==> flow/design.v <==
module clock_gen(Clock_5K, Reset, Clock_1Sec, Clock_1MSec);
input Clock_5K, Reset;
output reg Clock_1MSec;
output reg Clock_1Sec;
reg[11:0] count;  
always @(posedge Clock_5K or negedge Reset)
begin
  if(!Reset)
  begin
    Clock_1MSec <= 0;
    Clock_1Sec <= 0;
    count <= 0;
  end
  else
  begin
    count <= count + 1;  
    Clock_1MSec <= ~Clock_1MSec;    
    if(count == 2500)
    begin
      Clock_1Sec <= ~Clock_1Sec;
      count <= 0;
    end
    else  Clock_1Sec <= Clock_1Sec;
  end
end
endmodule
Reports on clock_gen
Tool output for the design above, in the order of the flow.
Line numbers count from 1 in the design file above.
Library cell names are shortened.
{"block": "inputs", "design": "clock_gen", "clk_port": "Clock_5K", "library": "sky130hd", "lib_corner": "tt_025C_1v80"}

Word level
Source: Yosys, flattened and elaborated, memories not mapped. Widths are those after wreduce; folded enables and synchronous resets count as part of the registers. Registers that Yosys merges into a memory's read port (data or address) are not register bits. Print and check cells do not count. Equal cells are merged and count once.
{"block": "classes", "n_addsub": 1, "mux": 1, "logic": 2, "equal": 1}
{"block": "ops", "op": "12-bit by 1-bit adder with 12-bit output (second input constant)", "n": 1}
{"block": "ops", "op": "12-bit == test (second input constant)", "n": 1}
{"block": "ops", "op": "12-bit 2-to-1 mux", "n": 1}
{"block": "ops", "op": "1-bit NOT", "n": 2}
{"block": "word_totals", "out_inout_bits": 2, "regBits": 14, "elab_cells": 8, "input_bits": 2}

Longest topological paths
Longest topological path by Yosys (ltp), each cell counted once; first at word level (registers and memories cut), then after technology mapping (sequential cells cut; the memories' decode and read muxes count).
{"block": "logic_depth", "word_depth": 2, "abc_area": 0, "depth_mapped": 6, "mapped_depth_nobuf": 5}

Netlist
The flow's flattened synthesis, as Yosys stat reports it; memories are mapped. The netlist is that of the ABC_AREA named above (0 if unset); the other value can give another one.
{"block": "types", "cell_type": "dfrtp_1", "n": 14, "area_total_um2": 350.336}
{"block": "types", "cell_type": "xor2_1", "n": 6, "area_total_um2": 52.55}
{"block": "types", "cell_type": "ha_1", "n": 2, "area_total_um2": 25.024}
{"block": "types", "cell_type": "nand4_4", "n": 1, "area_total_um2": 21.27}
{"block": "types", "cell_type": "nor2_1", "n": 5, "area_total_um2": 18.768}
{"block": "types", "cell_type": "inv_1", "n": 4, "area_total_um2": 15.014}
{"block": "types", "cell_type": "nand3_1", "n": 3, "area_total_um2": 15.014}
{"block": "types", "cell_type": "o21ai_0", "n": 3, "area_total_um2": 15.014}
{"block": "types", "cell_type": "and4b_2", "n": 1, "area_total_um2": 11.261}
{"block": "types", "cell_type": "nand2_1", "n": 3, "area_total_um2": 11.261}
{"block": "types", "cell_type": "or4_4", "n": 1, "area_total_um2": 11.261}
{"block": "types", "cell_type": "a21oi_1", "n": 2, "area_total_um2": 10.01}
{"block": "types", "cell_type": "nor3_1", "n": 2, "area_total_um2": 10.01}
{"block": "types", "cell_type": "nor4bb_1", "n": 1, "area_total_um2": 10.01}
{"block": "types", "cell_type": "or4b_1", "n": 1, "area_total_um2": 10.01}
{"block": "types", "cell_type": "a21oi_2", "n": 1, "area_total_um2": 8.758}
{"block": "types", "cell_type": "and4_1", "n": 1, "area_total_um2": 8.758}
{"block": "types", "cell_type": "o221ai_1", "n": 1, "area_total_um2": 8.758}
Not listed: further types 8, cells in them 8.
{"block": "synth_totals", "ffs": 14, "buffers": 1, "cells": 60, "area_um2": 668.1, "seq_area_um2": 350.3}

Worst setup path after synthesis
Source: OpenSTA report_checks on the synthesized netlist (no wires, ideal clock, input and output delay 20% of the period each), path of least setup slack; recovery checks are left aside. Register names are those of the netlist, which keeps one name where synthesis merged equal registers.
{"block": "synth_path", "path_type": "flip-flop to flip-flop", "from": "register count[0]", "to": "register Clock_1Sec", "arrival_ns": 1.259, "path_stages": 7, "delay_ns": 1.386, "required_ns": 2.053, "period_ns": 2.18, "t_first_pin_ns": 0.000, "setup_time_ns": 0.127, "n_path_buf": 1, "path_slack_ns": 0.794, "synth_period_reached_ns": 1.386}
"delay_ns" = arrival - input delay + setup time.
"path_stages" counts driving pins, that of a launching flip-flop among them; a cell with two outputs on the path counts twice.
"synth_period_reached_ns" is the clock period less the worst setup slack; recovery checks do not enter. This is arithmetic on one report: input and output delays are still those of the set period (20% each).
The rows between start and end are the longest chain of elaborated cells between them; the timing report does not say that the signal goes this way. Where chains are equally long, one stands for them.
Each line given opens the expression or statement behind the cell; cells for indexed reads and writes are added by Yosys, which also makes memories of some case tables.
A register here has more assigning lines than the two given.
{"block": "synth_via", "path_cell_list": "dfrtp_1 inv_1 ha_1 and4b_2 and4_1 buf_2 xor2_1", "elab_chain_cells": 1, "cone_cells": 1, "cone_lines": 1, "cone_classes": "eq/ne: 1"}
{"block": "synth_rtl", "item": "start: declaration", "line_no": 5, "source": "reg[11:0] count;"}
{"block": "synth_rtl", "item": "start: assignment", "line_no": 12, "source": "count <= 0;"}
{"block": "synth_rtl", "item": "start: assignment", "line_no": 16, "source": "count <= count + 1;"}
{"block": "synth_rtl", "item": "12-bit == test", "line_no": 18, "source": "if(count == 2500)"}
{"block": "synth_rtl", "item": "end: assignment", "line_no": 20, "source": "Clock_1Sec <= ~Clock_1Sec;"}
{"block": "synth_rtl", "item": "end: assignment", "line_no": 23, "source": "else  Clock_1Sec <= Clock_1Sec;"}
{"block": "synth_rtl", "item": "end: declaration", "line_no": 4, "source": "output reg Clock_1Sec;"}

Worst path after layout
Path of least setup slack in the final report of entry A (OpenROAD, finished layout, wires in). Where an end is a register, its clock arrival counts in the times.
{"block": "layout_path", "path_type": "flip-flop to flip-flop", "from": "register count[1]", "to": "register Clock_1Sec", "period_ns": 1.02, "path_stages": 7, "arrival_ns": 1.57, "required_ns": 1.21, "t_first_pin_ns": 0.27, "n_path_buf": 1, "setup_time_ns": 0.07, "path_slack_ns": -0.36}
The rows between start and end are the longest chain of elaborated cells between them; the timing report does not say that the signal goes this way. Where chains are equally long, one stands for them.
A register here has more assigning lines than the two given.
{"block": "layout_via", "path_cell_list": "dfrtp_1 inv_1 ha_2 and4b_2 and4_4 buf_6 xor2_2", "elab_chain_cells": 1, "cone_cells": 1, "cone_lines": 1, "cone_classes": "eq/ne: 1"}
{"block": "layout_rtl", "item": "start: declaration", "line_no": 5, "source": "reg[11:0] count;"}
{"block": "layout_rtl", "item": "start: assignment", "line_no": 12, "source": "count <= 0;"}
{"block": "layout_rtl", "item": "start: assignment", "line_no": 16, "source": "count <= count + 1;"}
{"block": "layout_rtl", "item": "12-bit == test", "line_no": 18, "source": "if(count == 2500)"}
{"block": "layout_rtl", "item": "end: assignment", "line_no": 20, "source": "Clock_1Sec <= ~Clock_1Sec;"}
{"block": "layout_rtl", "item": "end: assignment", "line_no": 23, "source": "else  Clock_1Sec <= Clock_1Sec;"}
{"block": "layout_rtl", "item": "end: declaration", "line_no": 4, "source": "output reg Clock_1Sec;"}

Lab notebook: clock_gen

Below are 2 stored runs of the flow (Yosys, OpenROAD; platform sky130hd) on clock_gen, each with its settings and what was measured, unordered. Constraints: input delay and output delay 20% of the set period each, output load 0.01 pF.
"achieved_clock_period_ns" means the clock period less the worst setup slack. The figure is calculated, with input and output delays left at 20% of the set period.
"worst_path_allowed_less_slack_ns": the worst setup path's part of the clock period (all of it between registers, 20% less for each end at a port) less its slack. A launch clock that arrives late makes it longer, a capture clock that arrives late makes it shorter.
By "design_power_w" is meant OpenSTA's value without simulated activity: inputs other than the clock are taken to toggle once in ten clock periods, and the tool carries that through the logic.

{"run": "entry A", "settings": { "period_ns": 1.02, "CAP_MARGIN": 20, "CORE_MARGIN": 2, "CORE_UTILIZATION": 40, "SLEW_MARGIN": 20 }, "results": { "setup_ws_ns": -0.360, "finish.utilization_pct": 66.6, "tns_ns": -3.813, "stdcell_area_um2": 1026.0, "design_die_area_um2": 2013.3, "design_power_w": 0.0008634, "post_synth_area_um2": 668.1, "achieved_clock_period_ns": 1.380, "worst_path_allowed_less_slack_ns": 1.38, "worst_path_kind": "flip-flop to flip-flop" }}
{"run": "entry B", "settings": { "period_ns": 1.23, "CORE_UTILIZATION": 22, "CORE_ASPECT_RATIO": 1.91, "ABC_AREA": 0, "CAP_MARGIN": 20, "CORE_MARGIN": 2, "SLEW_MARGIN": 20 }, "results": { "setup_ws_ns": -0.139, "finish.utilization_pct": 35.3, "tns_ns": -1.080, "stdcell_area_um2": 1026.0, "design_die_area_um2": 3517.0, "design_power_w": 0.0009212, "post_synth_area_um2": 668.1, "achieved_clock_period_ns": 1.369, "worst_path_allowed_less_slack_ns": 1.37, "worst_path_kind": "flip-flop to flip-flop" }}
